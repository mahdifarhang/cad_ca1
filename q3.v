==> flow/design.v <==
module one_bit_reg (clk, rst, ld_en, in, out);
  input clk, rst, ld_en, in;
  output reg out;
  always @(posedge clk, posedge rst) begin
    if (rst)  out <= 1'b0;
    else if (ld_en) out <= in;
  end
endmodule
module shift_reg_in #(parameter N = 4) (clk, rst, in, ld_en, shiftr, out);
  input clk, rst, ld_en, shiftr;
  input [N-1:0] in;
  output reg out;
  reg [N-1:0] data;
  always @(posedge clk, posedge rst) begin
    if (rst) begin
      data <= 0; 
      out <= 1'b0;
    end
    else if(ld_en)  data <= in;
    else if(shiftr) begin
      out <= data[0];
      data <= {1'b0, data[N-1:1]};
    end
  end
endmodule
module shift_reg_out #(parameter N = 4) (clk, rst, ld_en, in, data);
  input clk, rst, ld_en, in;
  output reg [N-1:0] data;
  always @(posedge clk, posedge rst) begin
    if(rst) data = 0; 
    else if(ld_en)  data = {in, data[N-1:1]};
  end
endmodule
module one_bit_FA (a, b, c, s, cout);
  input a, b, c;
  output s, cout;
  assign s = ((a + b + c) % 2 == 1) ? 1 : 0;
  assign cout = (a + b + c > 1) ? 1 : 0;
endmodule
module serial_adder #(parameter N = 4)
  (a, b, reset, load, clk, sum, cout);
  input [N-1:0] a, b;
  input reset, load, clk;
  output [N-1:0] sum;
  output cout;
  wire FA_cout, reg_in_a, reg_in_b, reg_c_out, FA_s, reg_out_data;
  reg ld_en_a, ld_en_b, ld_en_c, shift_en_out, shiftr_a, shiftr_b;
  one_bit_FA FA(reg_in_a, reg_in_b, reg_c_out, FA_s, FA_cout);
  one_bit_reg c(clk, reset, ld_en_c, FA_cout, reg_c_out);
  shift_reg_in ina(clk, reset, a, ld_en_a, shiftr_a, reg_in_a);
  shift_reg_in inb(clk, reset, b, ld_en_b, shiftr_b, reg_in_b);
  shift_reg_out out(clk, reset, shift_en_out, FA_s, reg_out_data);
  assign cout = reg_c_out;
  assign sum = reg_out_data;
  reg [2:0] state, next_state;
  reg [N:0] counter = 0;
  always @(posedge clk, posedge reset) begin
    if (reset) begin
      state <= 3'b000;
      counter = 0;
    end
    else state <= next_state;
  end
  always @(state, load) begin
    next_state = 3'b000;
    ld_en_a = 1'b0; ld_en_b = 1'b0; ld_en_c = 1'b0; shift_en_out = 1'b0; shiftr_a = 1'b0; shiftr_b = 1'b0;
    case(state)
      3'b000: next_state = (load) ? 3'b001 : 3'b000;
      3'b001: next_state = (~load) ? 3'b010 : 3'b001;
      3'b010: begin next_state = 3'b011; ld_en_a = 1'b1; ld_en_b = 1'b1; end
      3'b011: next_state = 3'b100;
      3'b100: begin next_state = 3'b101; ld_en_c = 1'b1; shift_en_out = 1'b1; counter = counter + 1; end
      3'b101: begin next_state = (counter > N) ? 3'b110 : 3'b100; shiftr_a = 1'b1; shiftr_b = 1'b1; end
      3'b110: next_state = 3'b000;
    endcase
  end
endmodule
From RTL to reports: serial_adder
Tool output for the design above, in the order of the flow.
Line numbers count from 1 in the design file above.
Operators carry their Yosys type and port widths (W data, S select, Z words).
Cell names lack the library's common part.
A cell with - has no value.

set-up
  top module = serial_adder
  clock input = clk
  standard-cell library = sky130hd
  library corner = tt_025C_1v80

Word level
Source: Yosys, flattened and elaborated, memories not mapped. Widths are those after wreduce. Registers that Yosys merges into a memory's read port (data or address) are not register bits. Print and check cells do not count. Equal cells are merged and count once.

storage and ports
  register bits after elaboration = 18
  bits of input ports = 11
  output and inout bits = 5
  word-level cells = 32

operators by class
  add/subtract/negate cells = 2
  $lt $le $gt $ge = 1
  equal/unequal tests = 5
  multiplexer cells = 12
  bitwise logic cells = 1
  reduce/logical cells = 4

operators with widths
  kind                   number
  $gt A32 B1 Y1 const B  1
  $mux W4                4
  $pmux W3 S5            1
  $eq A3 B2 Y1 const B   2
  $eq A3 B3 Y1 const B   2
  $mux W1                6
  $add A2 B1 Y3          1
  $eq A3 B1 Y1 const B   1
  $logic_not A3 Y1       1
  $add A1 B1 Y2          1
  $reduce_and A2 Y1      1
  $reduce_bool A2 Y1     1
  $reduce_or A2 Y1       1
  $mux W2                1
  $not A1 Y1             1

Depth
Yosys ltp: most cells in a row. Word level: on the elaborated netlist, between registers, memories and ports. Mapped: between sequential cells and ports; inverters and the memories' decode and read muxes count.

depth
  depth in word-level cells = 4
  ABC_AREA = 1
  gate-level depth with buffers = 5
  gate-level depth less buffers = 4

Netlist
Yosys stat after the flow's synthesis: flattened, memories mapped to cells. It holds for the ABC_AREA given above (unset counts as 0); a run with the other value may have another netlist.

synthesis totals
  cell count = 91
  cell area after synthesis = 877.1 sq um
  sequential part of the area = 526.8 sq um
  flip-flop cells = 21
  buffer cells = 7

cells by type
  type     number  area in all (sq um)
  dfrtp_1  20      500.48
  nand2_1  27      101.347
  nand3_1  12      60.058
  buf_4    4       30.029
  dfstp_2  1       26.275
  inv_1    7       26.275
  buf_6    2       22.522
  fa_1     1       20.019
  nor2_1   5       18.768
  o21ai_0  3       15.014
  nor2_4   1       11.261
  a21oi_1  2       10.01
  o21a_1   1       7.507
  inv_4    1       6.256
  nand2_2  1       6.256
  or2_1    1       6.256
  buf_2    1       5.005
  conb_1   1       3.754

Worst setup path after synthesis
Source: OpenSTA report_checks on the synthesized netlist (no wires, ideal clock, input and output delay 20% of the period each), path of least setup slack; recovery checks are left aside. Register names are those of the netlist, which keeps one name where synthesis merged equal registers.

timing after synthesis
  kind = register -> register
  start = reg c.out
  end = reg out.data[3]
  period = 1.48 ns
  setup time = 0.128 ns
  launch time at the first pin = 0.000 ns
  arrival time = 1.014 ns
  data required time = 1.352 ns
  setup slack = 0.339 ns
  delay of the path = 1.142 ns
  stages = 4
  path buffers = 0
  synthesis period reached = 1.141 ns

"delay of the path" is the arrival time less input delay plus setup time.
"stages" counts driving pins, that of a launching flip-flop among them; a cell with two outputs on the path counts twice.
"synthesis period reached" is the clock period less the worst setup slack; recovery checks do not enter. This is arithmetic on one report: input and output delays are still those of the set period (20% each).
Between the ends stands the longest chain of elaborated cells between them, by number of cells; it is not shown to be the way that was timed. Of several equally long chains one is given.
Each line given opens the expression or statement behind the cell; cells for indexed reads and writes are added by Yosys, which also makes memories of some case tables.

between the ends, after synthesis
  path through = dfrtp_1 -> fa_1 -> nand2_1 -> o21ai_0
  cells in the longest elaborated chain = 2
  elaborated cells on any way between the ends = 2
  classes of those cells = 1 x add/sub; 1 x mux

RTL lines, path after synthesis
  element             line  RTL
  start: declaration  3     output reg out;
  start: assignment   5     if (rst)  out <= 1'b0;
  start: assignment   6     else if (ld_en) out <= in;
  $add A2 B1 Y3       37    assign s = ((a + b + c) % 2 == 1) ? 1 : 0;
  $mux W1             37
  end: assignment     30    if(rst) data = 0;
  end: assignment     31    else if(ld_en)  data = {in, data[N-1:1]};
  end: declaration    28    output reg [N-1:0] data;

Nets of the timed path that keep an RTL name, with a line that drives or declares them; the list need not be complete.

nets with RTL names, path after synthesis
  signal  line
  FA.s    37

Timing after layout
Path of least setup slack in the final report of entry A (OpenROAD, finished layout, wires in). Where an end is a register, its clock arrival counts in the times.

timing post-layout
  kind = register -> register
  start = reg c.out
  end = reg out.data[3]
  period = 1.76 ns
  setup time = 0.12 ns
  launch time at the first pin = 0.26 ns
  arrival time = 1.38 ns
  data required time = 1.89 ns
  setup slack = 0.51 ns
  stages = 5
  path buffers = 1

Between the ends stands the longest chain of elaborated cells between them, by number of cells; it is not shown to be the way that was timed. Of several equally long chains one is given.

between the ends, post-layout
  path through = dfrtp_1 -> buf_4 -> fa_1 -> nand2_1 -> o21ai_0
  cells in the longest elaborated chain = 2
  elaborated cells on any way between the ends = 2
  classes of those cells = 1 x add/sub; 1 x mux

RTL lines, path post-layout
  element             line  RTL
  start: declaration  3     output reg out;
  start: assignment   5     if (rst)  out <= 1'b0;
  start: assignment   6     else if (ld_en) out <= in;
  $add A2 B1 Y3       37    assign s = ((a + b + c) % 2 == 1) ? 1 : 0;
  $mux W1             37
  end: assignment     30    if(rst) data = 0;
  end: assignment     31    else if(ld_en)  data = {in, data[N-1:1]};
  end: declaration    28    output reg [N-1:0] data;

Nets of the timed path that keep an RTL name, with a line that drives or declares them; the list need not be complete.

nets with RTL names, path post-layout
  signal  line
  FA.s    37

# Flow runs of serial_adder

Settings and measured results of 2 stored flow runs for module serial_adder (sky130hd), not sorted in any way. The constraints put input and output delay at 20% of the set period each and load the outputs with 0.01 pF.
"achieved clock period (ns)" means the clock period less the worst setup slack. The figure is calculated, with input and output delays left at 20% of the set period.
By "worst setup path time (ns)" is meant the share of the clock period that the worst setup path is allowed (20% is reserved at inputs, 20% at outputs), minus its slack. Clock arrival times at its registers enter into it.
"finish__power__total": no workload was simulated; the value follows from the tool's default switching activity.

settings of entry A
{
  "period_ns": 1.76,
  "CORE_UTILIZATION": 19,
  "SETUP_SLACK_MARGIN": 0.24,
  "PLACE_DENSITY_LB_ADDON": 0.16,
  "CORE_MARGIN": 7,
  "CELL_PAD_IN_SITES_GLOBAL_PLACEMENT": 1,
  "ABC_AREA": 1,
  "MIN_ROUTING_LAYER": "met2",
  "MAX_ROUTING_LAYER": "met5",
  "CAP_MARGIN": 20,
  "SLEW_MARGIN": 20
}
report of entry A
yosys chip area after synthesis (um^2): 877.1
finish__design__die__area: 6715.0
finish__design__instance__area__stdcell: 1077.3
finish__design__instance__utilization: 0.2457
finish__timing__setup__ws: 0.513
finish__timing__setup__tns: 0.000
finish__timing__hold__ws: 0.426
finish__power__total: 9.098e-04
achieved clock period (ns): 1.247
worst setup path time (ns): 1.25
worst setup path kind: register -> register

settings of entry B
{
  "period_ns": 2.02,
  "CORE_UTILIZATION": 19,
  "SETUP_SLACK_MARGIN": -0.06,
  "PLACE_DENSITY_LB_ADDON": 0.13,
  "CORE_ASPECT_RATIO": 1.08,
  "CELL_PAD_IN_SITES_DETAIL_PLACEMENT": 1,
  "ABC_AREA": 1,
  "GPL_TIMING_DRIVEN": 1,
  "CTS_CLUSTER_SIZE": 75,
  "CTS_CLUSTER_DIAMETER": 297,
  "CAP_MARGIN": 25,
  "MAX_ROUTING_LAYER": "met4",
  "CORE_MARGIN": 2,
  "SLEW_MARGIN": 20
}
report of entry B
yosys chip area after synthesis (um^2): 877.1
finish__design__die__area: 5176.4
finish__design__instance__area__stdcell: 1067.3
finish__design__instance__utilization: 0.2420
finish__timing__setup__ws: 0.396
finish__timing__setup__tns: 0.000
finish__timing__hold__ws: 0.379
finish__power__total: 7.928e-04
achieved clock period (ns): 1.624
worst setup path time (ns): 1.22
worst setup path kind: register -> output
